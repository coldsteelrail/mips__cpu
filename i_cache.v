==> flow/design.v <==
module i_cache #(parameter A_WIDTH = 32, parameter C_INDEX = 6)
(
    input [A_WIDTH-1:0] p_a,
    output [31:0] p_din,
    input p_strobe,
    output p_ready,
    output cache_miss,
    input clk,clrn,
    output [A_WIDTH:0] m_a,
    input [31:0] m_dout,
    output m_strobe,
    input m_ready
);
localparam T_WIDTH = A_WIDTH - C_INDEX - 2;
reg d_valid[0: (1<<C_INDEX)-1];
reg [T_WIDTH-1:0] d_tags[0: (1<<C_INDEX)-1];
reg [31:0] d_data[0:(1<<C_INDEX)-1];
wire [C_INDEX-1:0] index = p_a[C_INDEX+1:2];
wire [T_WIDTH-1:0] tag = p_a[A_WIDTH-1: C_INDEX+2];
integer i;
always@(posedge clk or negedge clrn)
    if(clrn == 0 ) begin
        for(i = 0; i < (1<<C_INDEX); i=i+1)
            d_valid[i]<=1'b0;
    end else if(c_write)
        d_valid[index] <= 1'b1;
always@(posedge clk)
    if(c_write) begin
        d_tags[index] <= tag;
        d_data[index] <= c_din;
    end
wire valid = d_valid[index];
wire [T_WIDTH-1:0] tagout = d_tags[index];
wire [31:0] c_dout = d_data[index];
wire cache_hit = valid & (tagout == tag); 
assign cache_miss = ~cache_hit;
assign m_a = p_a;
assign m_strobe = p_strobe & cache_miss; 
assign p_ready = cache_hit | cache_miss & m_ready;
wire c_write = cache_miss & m_ready;
wire sel_out = cache_hit;
wire [31:0] c_din = m_dout;
assign p_din = sel_out ? c_dout : m_dout;
endmodule
Reports on i_cache --
What the tools print for i_cache, step after step. Line numbers count from 1 in the design file above. Library cell names are shortened. The mark n/a stands for no value.
Inputs: top i_cache, clock clk, library sky130hd, library corner tt_025C_1v80

Word level --
Source: Yosys, flattened and elaborated. Widths are those after wreduce. Registers that Yosys merges into a memory's read port (data or address) are not register bits. Print and check cells do not count. Equal cells are merged and count once. Yosys's memory passes give these memory sizes; they may raise the number of words (mostly to a power of two), join words into wider ones and drop unused or constant bits.
Bit counts: flip-flop bits (word level) 64, bits in writable memories 3584, memories kept 2, input port bits 68, output and inout port bits 68, elaborated cells 206
Memory list:
- d_data | depth 64, bits a word 32, read ports 1, write ports 1, line 17 | reg [31:0] d_data[0:(1<<C_INDEX)-1];
- d_tags | depth 64, bits a word 24, read ports 1, write ports 1, line 16 | reg [T_WIDTH-1:0] d_tags[0: (1<<C_INDEX)-1];
Operators by class: equal/unequal tests 64, multiplexer cells 6, bitwise logic cells 5, reductions and logical operators 65
Operators with widths (number):
- == test 6 bit (second input constant) | 32
- AND reduction 2 bit | 64
- == test 6 x 5 -> 1 bit (second input constant) | 16
- parallel mux 1 bit (select 64 bit) | 1
- 2-to-1 mux 32 bit | 2
- == test 6 x 4 -> 1 bit (second input constant) | 8
- == test 24 bit | 1
- == test 6 x 3 -> 1 bit (second input constant) | 4
- 2-to-1 mux 24 bit | 1
- == test 6 x 2 -> 1 bit (second input constant) | 2
- == test 6 x 1 -> 1 bit (second input constant) | 1
- logical NOT 6 bit | 1
- 2-to-1 mux 6 bit | 1
- AND 1 bit | 3
- bitwise OR 1 bit | 1
- inverter 1 bit | 1
- 2-to-1 mux 1 bit | 1

Depth --
Yosys ltp: most cells in a row. Word level: on the elaborated netlist, between registers, memories and ports. Mapped: between sequential cells and ports; inverters and the memories' decode and read muxes count.
Logic depth: word-level depth 6, ABC_AREA 0, gate-level depth with buffers 17

Synthesis result --
Source: synth_stat.txt of the flow (Yosys; design flattened, memories mapped). It holds for the ABC_AREA given above (unset counts as 0); a run with the other value may have another netlist.
Cell types:
- edfxtp_1 | number 3584, area in all 1.08E+05 µm²
- mux4_2 | number 984, area in all 2.22E+04 µm²
- mux2i_1 | number 186, area in all 1.86E+03 µm²
- dfrtp_1 | number 64, area in all 1.6E+03 µm²
- clkbuf_1 | number 159, area in all 596.822 µm²
- mux2_2 | number 50, area in all 563.04 µm²
- buf_2 | number 110, area in all 550.528 µm²
- buf_4 | number 60, area in all 450.432 µm²
- a31o_2 | number 50, area in all 437.92 µm²
- and3_1 | number 67, area in all 419.152 µm²
- o22ai_1 | number 61, area in all 381.616 µm²
- a221oi_1 | number 40, area in all 350.336 µm²
- a22oi_1 | number 41, area in all 307.795 µm²
- nand2_1 | number 69, area in all 258.998 µm²
- buf_6 | number 21, area in all 236.477 µm²
- o21ai_0 | number 47, area in all 235.226 µm²
- xnor2_1 | number 22, area in all 192.685 µm²
- a21oi_1 | number 36, area in all 180.173 µm²
Not listed: further types 56, cells in them 323.
Mapped netlist: cells in the netlist 5974, cell area after synthesis 140582.3 µm², area of sequential cells 109224.8 µm², flip-flop cells 3648, buffers 377

Path before layout --
Source: OpenSTA report_checks on the synthesized netlist (no wires, ideal clock, input and output delay 20% of the period each), path of least setup slack; recovery checks are left aside. Register names are those of the netlist, which keeps one name where synthesis merged equal registers.
Timing post-synthesis: path type input -> output, from input p_a[2], to output p_din[0], period 8590 ps, input delay 1718 ps, external output delay 1718 ps, arrival time 5028 ps, slack 1844 ps, path delay 3310 ps, driving pins on the path 11, path buffers 7, synthesis period reached 6746 ps
"path delay" = arrival - input delay + setup time. At an output port there is no setup time. "driving pins on the path" counts driving pins, that of a launching flip-flop among them; a cell with two outputs on the path counts twice. "synthesis period reached" is the clock period less the worst setup slack; recovery checks do not enter. This is arithmetic on one report: input and output delays are still those of the set period (20% each). Between the ends stands the longest chain of elaborated cells between them, by number of cells; it is not shown to be the way that was timed. Of several equally long chains one is given. Each line given opens the expression or statement behind the cell; cells for indexed reads and writes are added by Yosys, which also makes memories of some case tables.
On the way, post-synthesis: path through buf_6 -> buf_6 -> buf_4 -> buf_2 -> buf_2 -> buf_2 -> buf_2 -> mux4_2 -> mux4_2 -> mux4_2 -> mux2_1, cells in the longest elaborated chain 4
Ends and longest elaborated chain, post-synthesis:
- start, declared | line 3 | input [A_WIDTH-1:0] p_a,
- == test 6 bit | line 32 | wire valid = d_valid[index];
- parallel mux 1 bit (select 64 bit) | line 32
- AND 1 bit | line 35 | wire cache_hit = valid & (tagout == tag);
- 2-to-1 mux 32 bit | line 43 | assign p_din = sel_out ? c_dout : m_dout;
- end, declared | line 4 | output [31:0] p_din,

Timing after layout --
Path of least setup slack in the final report of stored run 1 (OpenROAD, finished layout, wires in). Where an end is a register, its clock arrival counts in the times. The path's times are printed in steps of 10 ps; the period is the one set.
Timing after layout: path type input -> output, from input p_a[3], to output p_din[24], period 4700 ps, input delay 940 ps, external output delay 940 ps, arrival time 4900 ps, slack -1140 ps, driving pins on the path 18, path buffers 10
Between the ends stands the longest chain of elaborated cells between them, by number of cells; it is not shown to be the way that was timed. Of several equally long chains one is given.
On the way, after layout: path through buf_12 -> buf_16 -> buf_12 -> buf_4 -> mux4_2 -> a221oi_2 -> buf_4 -> o32ai_1 -> a311oi_1 -> o211ai_1 -> nor4_4 -> buf_4 -> nand4_4 -> buf_12 -> buf_12 -> buf_16 -> mux2_2 -> buf_6, cells in the longest elaborated chain 4
Ends and longest elaborated chain, after layout:
- start, declared | line 3 | input [A_WIDTH-1:0] p_a,
- == test 6 bit | line 32 | wire valid = d_valid[index];
- parallel mux 1 bit (select 64 bit) | line 32
- AND 1 bit | line 35 | wire cache_hit = valid & (tagout == tag);
- 2-to-1 mux 32 bit | line 43 | assign p_din = sel_out ? c_dout : m_dout;
- end, declared | line 4 | output [31:0] p_din,

FLOW RESULTS
============

Measured results for i_cache: 2 stored runs of the Yosys and OpenROAD flow on sky130hd. The settings differ; the order carries no meaning. The constraints put input and output delay at 20% of the set period each and load the outputs with 0.01 pF.
"clock period reached": clock period set for the run, less the worst setup slack. It is reckoned from that one timing run; input and output delays stay at 20% of the period that was set.
"time used up by the worst setup path" = time allowed to the worst setup path (clock period - input delay - output delay, where it has them) - its slack; a late launch clock adds to it, a late capture clock takes from it.
"time used up by the worst setup path" is given in steps of 10 ps.

[stored run 1] flow files
==> flow/run.sh <==
#!/bin/bash
# the make line also repeats the synthesis and layout settings of config.mk as NAME=value (left out here)
make -C /OpenROAD-flow-scripts/flow DESIGN_CONFIG=/design/flow/config.mk WORK_HOME=/design/flow/orfs CLKGATE_MAP_FILE= finish
==> flow/config.mk <==
export PLATFORM = sky130hd
export DESIGN_NAME = i_cache
export DESIGN_NICKNAME = i_cache
export VERILOG_FILES = /design/flow/design.v
export SDC_FILE = /design/flow/constraint.sdc
export NUM_CORES = 4
export LEC_CHECK = 0
export CAP_MARGIN = 20
export CORE_MARGIN = 2
export CORE_UTILIZATION = 40
export SLEW_MARGIN = 20
==> flow/constraint.sdc <==
create_clock -name core_clock -period 4.7 [get_ports {clk}]
set_input_delay 0.9400 -clock core_clock [delete_from_list [all_inputs] [get_ports {clk}]]
set_output_delay 0.9400 -clock core_clock [all_outputs]
set_load 0.01 [all_outputs]

[stored run 1] result: chip area in the Yosys report 140,582.3 µm²; die footprint 356,212.0 µm²; standard-cell area of the final layout 168,801.0 µm²; utilization in the final report 48.3 %; setup slack of the worst path -1,140 ps; setup TNS -365,244 ps; clock period reached 5,840 ps; time used up by the worst setup path 3,960 ps; critical path type input -> output

[stored run 2] flow files
==> flow/run.sh <==
#!/bin/bash
# the make line also repeats the synthesis and layout settings of config.mk as NAME=value (left out here)
make -C /OpenROAD-flow-scripts/flow DESIGN_CONFIG=/design/flow/config.mk WORK_HOME=/design/flow/orfs CLKGATE_MAP_FILE= finish
==> flow/config.mk <==
export PLATFORM = sky130hd
export DESIGN_NAME = i_cache
export DESIGN_NICKNAME = i_cache
export VERILOG_FILES = /design/flow/design.v
export SDC_FILE = /design/flow/constraint.sdc
export NUM_CORES = 4
export LEC_CHECK = 0
export ABC_AREA = 0
export CAP_MARGIN = 40
export CORE_MARGIN = 2
export CORE_UTILIZATION = 36
export GPL_ROUTABILITY_DRIVEN = 1
export MAX_ROUTING_LAYER = met4
export MIN_ROUTING_LAYER = met1
export PLACE_DENSITY_LB_ADDON = 0.02
export SLEW_MARGIN = 0
export TNS_END_PERCENT = 75
==> flow/constraint.sdc <==
create_clock -name core_clock -period 5.74 [get_ports {clk}]
set_input_delay 1.1480 -clock core_clock [delete_from_list [all_inputs] [get_ports {clk}]]
set_output_delay 1.1480 -clock core_clock [all_outputs]
set_load 0.01 [all_outputs]

[stored run 2] result: chip area in the Yosys report 140,582.3 µm²; die footprint 395,521.0 µm²; standard-cell area of the final layout 174,327.0 µm²; utilization in the final report 44.8 %; setup slack of the worst path -602 ps; setup TNS -18,409 ps; clock period reached 6,342 ps; time used up by the worst setup path 4,050 ps; critical path type input -> output
