==> flow/design.v <==
`timescale 1ns / 1ps
module d_cache #(parameter A_WIDTH = 32, parameter C_INDEX = 6)
(
    input wire clk,clrn,
    input wire[A_WIDTH-1:0] p_a,
    input wire[31:0] p_dout,
    input wire p_strobe,  
    input wire p_rw,   
    input wire[3:0] p_wen,p_ren,
    output wire p_ready,
    output wire[31:0] p_din,
    input wire[31:0] m_dout,
    input wire m_ready,
    output wire[31:0] m_din,
    output wire[A_WIDTH-1:0] m_a,
    output wire m_strobe,
    output wire m_rw
);
localparam T_WIDTH = A_WIDTH - C_INDEX - 2;
reg [3:0] d_valid [0 : (1<<C_INDEX)-1];
reg [T_WIDTH-1:0] d_tags [0 : (1<<C_INDEX) - 1];
reg [31:0] d_data [0 : (1<<C_INDEX) - 1];
wire [C_INDEX-1:0] index = p_a[C_INDEX+1 : 2];
wire [T_WIDTH-1:0] tag = p_a[A_WIDTH-1 : C_INDEX+2];
integer i;
always@(posedge clk or negedge clrn)
    if(clrn == 0) begin
        for(i = 0; i < (1<<C_INDEX); i=i+1)
            d_valid[i] <= 4'b0;
    end else if(c_write) begin
            d_valid[index] <= p_wen;
        end
always@(posedge clk)
    if(c_write) begin
        d_tags[index] <= tag;
        case(p_wen)
            4'b1111: d_data[index] <= c_din;  
            4'b1100: d_data[index][31:16] <= c_din[31:16];  
            4'b0011: d_data[index][15:0] <= c_din[15:0];
            4'b1000: d_data[index][31:24] <= c_din[31:24];  
            4'b0100: d_data[index][23:16] <= c_din[23:16];
            4'b0010: d_data[index][15:8] <= c_din[15:8];
            4'b0001: d_data[index][7:0] <= c_din[7:0];
            default: d_data[index] <= d_data[index];
        endcase
    end
wire valid = ((d_valid[index] & p_ren) == p_ren);  
wire [T_WIDTH-1 : 0] tagout = d_tags[index];
wire [31:0] c_dout = d_data[index];
wire cache_hit = valid & (tagout == tag); 
wire cache_miss = ~cache_hit;
assign m_din = p_dout;
assign m_a = p_a;
assign m_rw = p_strobe & p_rw;  
assign m_strobe = p_strobe & (p_rw | cache_miss);
assign p_ready = ~p_rw & cache_hit | (cache_miss | p_rw) & m_ready;
wire c_write = p_rw | cache_miss & m_ready;
wire sel_in = p_rw;
wire sel_out = cache_hit;
wire [31:0] c_din = sel_in ? p_dout : m_dout;
assign p_din = sel_out ? c_dout :m_dout;
endmodule
Step by step through the tools: d_cache --
The steps from the RTL of d_cache to its reports follow in flow order. Lines are those of the file above, counted from 1. Library cell names are shortened. The mark - stands for no value.
Inputs: top module d_cache, clock clk, library sky130hd, library corner tt_025C_1v80

Word level --
Source: Yosys, flattened and elaborated. Widths are those after wreduce. Registers that Yosys merges into a memory's read port (data or address) are not register bits. Print and check cells do not count. Equal cells are merged and count once. Memory sizes are those after Yosys's memory passes, which may raise the word count (mostly to a power of two), join words into wider ones and drop unused or constant bits.
Operators by class: muxes and demuxes 48, bitwise operators 22, reductions and logical operators 66, equal/unequal tests 72
Operator list (number):
- 2-to-1 mux 32 bit | 18
- parallel mux 4 bit (select 64 bit) | 1
- equality test 6 bit with constant B | 32
- AND reduction 2 bit | 64
- equality test 6 x 5 -> 1 bit with constant B | 16
- 2-to-1 mux 8 bit | 8
- equality test 6 x 4 -> 1 bit with constant B | 8
- 2-to-1 mux 16 bit | 2
- equality test 24 bit | 1
- equality test 6 x 3 -> 1 bit with constant B | 4
- 2-to-1 mux 24 bit | 1
- 2-to-1 mux 1 bit | 17
- OR 1 bit | 13
- equality test 4 bit with constant B | 3
- equality test 6 x 2 -> 1 bit with constant B | 2
- equality test 4 x 2 -> 1 bit with constant B | 2
- OR reduction 7 bit | 1
- bitwise AND 1 bit | 6
- equality test 6 x 1 -> 1 bit with constant B | 1
- zero test 6 bit | 1
- 2-to-1 mux 6 bit | 1
- equality test 4 x 1 -> 1 bit with constant B | 1
- equality test 4 x 3 -> 1 bit with constant B | 1
- equality test 4 bit | 1
- bitwise AND 4 bit | 1
- NOT 1 bit | 2
Bit counts: cells after elaboration 274, output and inout port bits 99, flip-flop bits (word level) 256, memory cells 2, RAM bits 3584
Memories:
- d_data | words 64, width 32, rd ports 1, wr ports 1, RTL line 22 | reg [31:0] d_data [0 : (1<<C_INDEX) - 1];
- d_tags | words 64, width 24, rd ports 1, wr ports 1, RTL line 21 | reg [T_WIDTH-1:0] d_tags [0 : (1<<C_INDEX) - 1];

Depth --
Yosys ltp: most cells in a row. Word level: on the elaborated netlist, between registers, memories and ports. Mapped: between sequential cells and ports; inverters and the memories' decode and read muxes count.
Logic depth: depth after elaboration 12, ABC_AREA 1, mapped depth 26

Synthesis result --
Source: synth_stat.txt of the flow (Yosys; design flattened, memories mapped). It holds for the ABC_AREA given above (unset counts as 0); a run with the other value may have another netlist. Totals and module areas in this step are rounded.
Synthesis totals: cells in the netlist 12414, buffers 788, flip-flops 3840, synthesis area 0.15 sq mm
Cells by type:
- edfxtp_1 | number 3584, total area 1.08E+05 sq um
- nand2_1 | number 4570, total area 1.72E+04 sq um
- a22oi_1 | number 1022, total area 7.67E+03 sq um
- dfrtp_1 | number 256, total area 6.41E+03 sq um
- nor2_1 | number 628, total area 2.36E+03 sq um
- nand4_1 | number 356, total area 2.23E+03 sq um
- a21oi_1 | number 415, total area 2.08E+03 sq um
- clkbuf_1 | number 433, total area 1.63E+03 sq um
- nand3_1 | number 217, total area 1.09E+03 sq um
- buf_2 | number 160, total area 800.768 sq um
- nand3_2 | number 69, total area 690.662 sq um
- buf_4 | number 72, total area 540.518 sq um
- inv_1 | number 143, total area 536.765 sq um
- nor4_1 | number 83, total area 519.248 sq um
- o21ai_0 | number 102, total area 510.49 sq um
- buf_1 | number 114, total area 427.91 sq um
- nor2_2 | number 53, total area 331.568 sq um
- o221ai_1 | number 25, total area 218.96 sq um
Not listed: further types 22, cells in them 112.

Worst setup path after synthesis --
OpenSTA on the mapped netlist: ideal clock, no wires. The path of least setup slack (recovery checks aside). Input and output delay are each 20% of the period. Register names are those of the netlist, which keeps one name where synthesis merged equal registers.
Timing path post-synthesis: path type input to output, from input p_a[2], to output p_din[10], path delay 2.266 ns, path slack 3.326 ns, period 9.32 ns, external output delay 1.864 ns, driving pins on the path 21, arrival 4.130 ns, synthesis period reached 5.994 ns
"path delay" is the arrival time less input delay plus setup time. A path that ends at an output port has no setup time. "driving pins on the path" counts driving pins, that of a launching flip-flop among them; a cell with two outputs on the path counts twice. "synthesis period reached" is the clock period less the worst setup slack; recovery checks do not enter. This is arithmetic on one report: input and output delays are still those of the set period (20% each). The rows between start and end are the longest chain of elaborated cells between them; the timing report does not say that the signal goes this way. Where chains are equally long, one stands for them. A line is the first line of the expression or statement that the cell stems from. Yosys adds cells for indexed reads and writes and turns some case tables into memories.
On the way, post-synthesis: cells stage by stage buf_6 buf_4 buf_2 buf_2 nand2_1 a21oi_1 o21ai_0 nand2_1 nor2_1 nor2_1 nor2_1 nand2_1 nand2_1 nand2_1 nor2_1 nand2_1 nor2_1 and3_1 buf_2 clkbuf_1 o21ai_0, cells in the longest elaborated chain 6, elaborated cells between the ends (all ways) 72
RTL lines, path post-synthesis:
- from (decl) | RTL line 5 | input wire[A_WIDTH-1:0] p_a,
- equality test 6 bit | RTL line 47 | wire valid = ((d_valid[index] & p_ren) == p_ren);
- parallel mux 4 bit (select 64 bit) | RTL line 47
- bitwise AND 4 bit | RTL line 47
- equality test 4 bit | RTL line 47
- bitwise AND 1 bit | RTL line 50 | wire cache_hit = valid & (tagout == tag);
- 2-to-1 mux 32 bit | RTL line 61 | assign p_din = sel_out ? c_dout :m_dout;
- to (decl) | RTL line 11 | output wire[31:0] p_din,

Worst path after layout --
From the final timing report of run A: the path of least setup slack in the routed layout; clock arrival at registers is part of the times.
Timing path post-layout: path type input to output, from input p_a[3], to output p_din[13], driving pins on the path 22, path slack 2.18 ns, external output delay 2.86 ns, arrival 9.26 ns, period 14.3 ns
The rows between start and end are the longest chain of elaborated cells between them; the timing report does not say that the signal goes this way. Where chains are equally long, one stands for them.
On the way, post-layout: cells stage by stage buf_8 inv_12 nor2_8 buf_4 buf_12 nand2_1 nand3_1 nand2_1 nand2_1 nor2_1 nor2_1 nor2_1 nand3_1 nand2_1 nor2_1 nand2_1 nor2_1 and3_4 buf_4 nand2_1 o21ai_0 clkdlybuf4s50_1, cells in the longest elaborated chain 6, elaborated cells between the ends (all ways) 72
RTL lines, path post-layout:
- from (decl) | RTL line 5 | input wire[A_WIDTH-1:0] p_a,
- equality test 6 bit | RTL line 47 | wire valid = ((d_valid[index] & p_ren) == p_ren);
- parallel mux 4 bit (select 64 bit) | RTL line 47
- bitwise AND 4 bit | RTL line 47
- equality test 4 bit | RTL line 47
- bitwise AND 1 bit | RTL line 50 | wire cache_hit = valid & (tagout == tag);
- 2-to-1 mux 32 bit | RTL line 61 | assign p_din = sel_out ? c_dout :m_dout;
- to (decl) | RTL line 11 | output wire[31:0] p_din,

Subject: flow runs of d_cache

Hi,

Module d_cache, platform sky130hd: 2 stored runs of the flow (Yosys, OpenROAD) with differing settings, in no particular order. Input and output delays are each 20% of the period that was set; the output load is 0.01 pF.
By "reached clock period" is meant the clock period of the run minus its worst setup slack. This is arithmetic on one report: input and output delays are still those of the set period (20% each).
"worst setup path time" means the part of the period allowed to the worst setup path (the constraints hold back 20% at inputs and 20% at outputs) less its slack; where the path has registers, the arrival times of their clocks count too.
"total power of the final layout": no workload was simulated; the value follows from the tool's default switching activity.
The results are shown rounded.

* Run A | settings: period_ns 14.3; CORE_UTILIZATION 43; SETUP_SLACK_MARGIN 1.93; CORE_ASPECT_RATIO 0.54; CORE_MARGIN 2; CELL_PAD_IN_SITES_GLOBAL_PLACEMENT 2; ABC_AREA 1; CTS_CLUSTER_SIZE 39; MIN_ROUTING_LAYER met1; CAP_MARGIN 20; SLEW_MARGIN 20 | results: setup slack of the worst path 2.2 ns; worst setup path time 6.40 ns; class of the worst setup path input to output; post-route setup TNS 0.000 ns; utilization of the finished layout 49 %; total power of the final layout 25 mW; die outline area 0.36 sq mm; standard-cell area after routing 0.17 sq mm; post-route worst hold slack 0.47 ns; reached clock period 12.119 ns; post-synthesis cell area 0.15 sq mm
* Run B | settings: period_ns 10.2; SETUP_SLACK_MARGIN 1.49; CAP_MARGIN 20; CORE_MARGIN 2; CORE_UTILIZATION 40; SLEW_MARGIN 20 | results: setup slack of the worst path 1.5 ns; worst setup path time 4.63 ns; class of the worst setup path input to output; post-route setup TNS 0.000 ns; utilization of the finished layout 46 %; total power of the final layout 35 mW; die outline area 0.39 sq mm; standard-cell area after routing 0.18 sq mm; post-route worst hold slack 0.49 ns; reached clock period 8.713 ns; post-synthesis cell area 0.15 sq mm

Regards
